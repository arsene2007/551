==> flow/design.v <==
module SPI_Master_SM(SCLK,SS_n,done,clk,rst_n,wrt);
    input logic rst_n,clk,wrt;
	output logic SS_n,SCLK,done; 
	logic [4:0]cnt;
	logic [3:0]bit_cnt;
	logic clr_cnt,clr_bit_cnt,shift;
	typedef enum reg [2:0] {IDLE,TX,BACK_PORCH,DONE} state_t;
	state_t state,next_state;
	always_ff@(posedge clk)
	begin
		if(clr_cnt)
			cnt<=5'b0_0000;
		else
			cnt<=cnt+5'b0_0001;
	end
	assign SCLK=cnt[4];
	always_ff@(posedge clk)
	begin
		if(clr_bit_cnt)
			bit_cnt<=4'b0000;
		else if(shift)
			bit_cnt<=bit_cnt+4'b0001;
	end
	always_ff@(posedge clk or negedge rst_n) 
	begin
		if(!rst_n) 
			state<=IDLE;
		else 
			state<=next_state;
	end
	always_comb
	begin 
		 next_state=IDLE;	
		 SS_n=1;
		 done=0;
		 clr_cnt=0;  
		 clr_bit_cnt=0;
		 shift=&cnt;
		 case(state)
			IDLE:
				if(wrt==1)
		        begin 
					next_state=TX;
					SS_n=1;
					done=0;
					clr_cnt=0;
					clr_bit_cnt=0;
					shift=&cnt && (!(&bit_cnt));
				end 
				else
				begin
					next_state=IDLE;
					SS_n=1;
					done=0;
					clr_cnt=1;
					clr_bit_cnt=1;
					shift=&cnt && (!(&bit_cnt));
				end
			TX:
				if((&cnt) && (&bit_cnt))
				begin 
					next_state=BACK_PORCH;
					SS_n=0;
					done=0;
					clr_cnt=1; 	
					clr_bit_cnt=1;
					shift=&cnt && (!(&bit_cnt));
				end
				else 
				begin
					next_state=TX;
					SS_n=0;
					done=0;
					clr_cnt=0;
					clr_bit_cnt=0;
					shift=&cnt && (!(&bit_cnt));
				end
			BACK_PORCH:
				if(cnt==5'b00111)
				begin
					next_state=DONE;
					SS_n=1;
					done=0;
					clr_cnt=1; 	
					clr_bit_cnt=1;
					shift=&cnt && (!(&bit_cnt));
				end
				else
				begin
					next_state=BACK_PORCH;
					SS_n=0;
					done=0;
					clr_cnt=0; 	
					clr_bit_cnt=1;
					shift=&cnt && (!(&bit_cnt));
				end
			DONE:
				if(cnt==5'b00001)
				begin
					next_state=IDLE;
					SS_n=1;
					done=1;
					clr_cnt=1; 	
					clr_bit_cnt=1;
					shift=&cnt && (!(&bit_cnt));
				end
				else
				begin
					next_state=DONE;
					SS_n=1;
					done=0;
					clr_cnt=0; 	
					clr_bit_cnt=1;
					shift=&cnt && (!(&bit_cnt));
				end
			default: next_state=IDLE;
      endcase
    end
endmodule
# == From RTL to reports: SPI_Master_SM ==
# What the tools print for SPI_Master_SM, step after step.
# Lines are those of the file above, counted from 1.
# Operators: Yosys type, input widths -> output width; for muxes data width and select width s.
# Cell names lack the library's common part.
# A cell with - has no value.
# design
design,SPI_Master_SM
clk_port,clk
lib,sky130hd
pvt_corner,tt_025C_1v80

# == After elaboration ==
# Source: Yosys, flattened and elaborated, memories not mapped. Widths are those after wreduce; folded enables and synchronous resets count as part of the registers. Registers that Yosys merges into a memory's read port (data or address) are not register bits. Print and check cells do not count.
# classes
reduce_and_logical,8
mux,14
n_addsub,2
equal,5
# ops
cell,count
$pmux 2 s4,1
$mux 1,8
$add 5x1->5 const B,1
$eq 5x1->1 const B,1
$eq 5x3->1 const B,1
$reduce_and 5->1,1
$eq 2x2->1 const B,2
$add 4x1->4 const B,1
$reduce_and 4->1,1
$reduce_or 4->1,1
$pmux 1 s4,1
$mux 2,2
$logic_not 3->1,1
$pmux 1 s3,1
$logic_and 1x1->1,2
$eq 2x1->1 const B,1
$reduce_or 2->1,1
$pmux 1 s2,1
$logic_not 1->1,1
# bits
out_inout_bits,3
ff_bits,11
word_cells,32
input_bits,3

# == Depth ==
# Longest topological path by Yosys (ltp), each cell counted once; first at word level (registers and memories cut), then after technology mapping (sequential cells cut; the memories' decode and read muxes count).
# logic_depth
depth_word,4
ABC_AREA,0
depth_mapped,6
mapped_depth_nobuf,6

# == Mapped cells and area ==
# The flow's flattened synthesis, as Yosys stat reports it; memories are mapped. The netlist is that of the ABC_AREA named above (0 if unset); the other value can give another one.
# Totals and module areas in this step are rounded.
# by_type
type,count
dfxtp_1,9
dfrtp_1,3
ha_1,4
o2111ai_1,4
inv_1,8
nor3_1,6
dfstp_2,1
mux2i_1,2
a41oi_2,1
nand2b_1,2
nand4_1,2
nand4bb_1,1
or4_4,1
nand3_1,2
o21ai_0,2
o21ai_1,2
a22o_1,1
a311oi_1,1
# Not listed: further types 13, cells in them 13.
# synth_totals
yosys_area_mm2,0.000648
n_buf,0
flip_flops,13
stdcells,65

# == Worst setup path after synthesis ==
# Path of least setup slack by OpenSTA after synthesis, without wires, with an ideal clock, recovery checks aside; 20% of the period is set as input and as output delay. Where synthesis merged equal registers, the netlist keeps one of their names.
# synth_timing
path_kind,flip-flop to flip-flop
start,reg cnt[0]
end,reg cnt[2]
arrival_ps,1538
delay_ps,1668
period_ps,2010
path_buffers,0
path_stages,7
setup_time_ps,130
setup_slack_ps,341
t_required_ps,1880
period_less_setup_slack_ps,1669
# "delay_ps" = arrival - input delay + setup time.
# "path_stages": output pins that drive a net of the path, with the launching flip-flop's if there is one; two outputs of one cell count as two.
# "period_less_setup_slack_ps" = period - worst setup slack (recovery checks aside). The figure is calculated, with input and output delays left at 20% of the set period.
# Between the ends stands the longest chain of elaborated cells between them, by number of cells; it is not shown to be the way that was timed. Of several equally long chains one is given.
# Each line given opens the expression or statement behind the cell; cells for indexed reads and writes are added by Yosys, which also makes memories of some case tables.
# synth_via
path_cell_list,dfxtp_1 > ha_1 > and3_1 > ha_1 > nand4_1 > o21ai_1 > nor3_1
elab_chain_cells,4
cells_between,9
cone_classes,1 x add/sub; 2 x eq/ne; 4 x mux; 2 x reduce/logical
# synth_rtl
element,line_no,text
"start, declared",4,logic [4:0]cnt;
"start, assigned",12,cnt<=5'b0_0000;
"start, assigned",14,cnt<=cnt+5'b0_0001;
$reduce_and 5->1,60,if((&cnt) && (&bit_cnt))
$logic_and 1x1->1,60,
$mux 1,60,
$pmux 1 s4,39,case(state)
"end, assigned",12,
"end, assigned",14,
"end, declared",4,

# == Path in the finished layout ==
# Path of least setup slack in the final report of entry A (OpenROAD, finished layout, wires in). Where an end is a register, its clock arrival counts in the times.
# The path's times are printed in steps of 10 ps; the period is the one set.
# layout_timing
path_kind,flip-flop to output port
start,reg cnt[1]
end,out SS_n
period_ps,2090
arrival_ps,1530
t_required_ps,1670
path_stages,6
setup_slack_ps,140
path_buffers,1
# Between the ends stands the longest chain of elaborated cells between them, by number of cells; it is not shown to be the way that was timed. Of several equally long chains one is given.
# layout_via
path_cell_list,dfxtp_1 > ha_2 > nand4bb_1 > or2_1 > o21ai_0 > dlygate4sd2_1
elab_chain_cells,3
cells_between,3
cone_classes,1 x eq/ne; 2 x mux
# layout_rtl
element,line_no,text
"start, declared",4,logic [4:0]cnt;
"start, assigned",12,cnt<=5'b0_0000;
"start, assigned",14,cnt<=cnt+5'b0_0001;
$eq 5x3->1,79,if(cnt==5'b00111)
$mux 1,79,
$pmux 1 s2,39,case(state)
"end, declared",3,"output logic SS_n,SCLK,done;"

Ticket comment

Settings and measured results of 2 stored flow runs for module SPI_Master_SM (sky130hd), not sorted in any way. The constraints put input and output delay at 20% of the set period each and load the outputs with 0.01 pF.
By "period_reached_ps" is meant the clock period of the run minus its worst setup slack. This is arithmetic on one report: input and output delays are still those of the set period (20% each).
"worstPathTime_ps": the worst setup path's part of the clock period (all of it between registers, 20% less for each end at a port) less its slack. A launch clock that arrives late makes it longer, a capture clock that arrives late makes it shorter.
"power_total_uw" is the tool's figure for a default switching activity; nothing was simulated.
"worstPathTime_ps" is given in steps of 10 ps.
The results are shown rounded.

Entry A, flow files:
==> flow/run.sh <==
#!/bin/bash
# the make line also repeats the synthesis and layout settings of config.mk as NAME=value (left out here)
make -C /OpenROAD-flow-scripts/flow DESIGN_CONFIG=/design/flow/config.mk WORK_HOME=/design/flow/orfs CLKGATE_MAP_FILE= finish
==> flow/config.mk <==
export PLATFORM = sky130hd
export DESIGN_NAME = SPI_Master_SM
export DESIGN_NICKNAME = SPI_Master_SM
export VERILOG_FILES = /design/flow/design.v
export SDC_FILE = /design/flow/constraint.sdc
export NUM_CORES = 4
export LEC_CHECK = 0
export CAP_MARGIN = 20
export CORE_MARGIN = 2
export CORE_UTILIZATION = 33
export SLEW_MARGIN = 20
==> flow/constraint.sdc <==
create_clock -name core_clock -period 2.09 [get_ports {clk}]
set_input_delay 0.4180 -clock core_clock [delete_from_list [all_inputs] [get_ports {clk}]]
set_output_delay 0.4180 -clock core_clock [all_outputs]
set_load 0.01 [all_outputs]

==> results of entry A, as CSV <==
result,value
synth_chip_area_mm2,0.000648
die_mm2,0.00233
cell_area_final_mm2,0.00079
worstSetupSlack_ps,138
tns_ps,0
power_total_uw,406
period_reached_ps,1952
worstPathTime_ps,1530
worst_path_kind,"flip-flop to output port"

Entry B, flow files:
==> flow/run.sh <==
#!/bin/bash
# the make line also repeats the synthesis and layout settings of config.mk as NAME=value (left out here)
make -C /OpenROAD-flow-scripts/flow DESIGN_CONFIG=/design/flow/config.mk WORK_HOME=/design/flow/orfs CLKGATE_MAP_FILE= finish
==> flow/config.mk <==
export PLATFORM = sky130hd
export DESIGN_NAME = SPI_Master_SM
export DESIGN_NICKNAME = SPI_Master_SM
export VERILOG_FILES = /design/flow/design.v
export SDC_FILE = /design/flow/constraint.sdc
export NUM_CORES = 4
export LEC_CHECK = 0
export ABC_AREA = 1
export CAP_MARGIN = 10
export CELL_PAD_IN_SITES_GLOBAL_PLACEMENT = 2
export CORE_MARGIN = 2
export CORE_UTILIZATION = 46
export HOLD_SLACK_MARGIN = 0.13
export PLACE_DENSITY_LB_ADDON = 0.11
export SLEW_MARGIN = 15
==> flow/constraint.sdc <==
create_clock -name core_clock -period 3.66 [get_ports {clk}]
set_input_delay 0.7320 -clock core_clock [delete_from_list [all_inputs] [get_ports {clk}]]
set_output_delay 0.7320 -clock core_clock [all_outputs]
set_load 0.01 [all_outputs]

Entry B: did not finish, placement stopped with FLW-0024
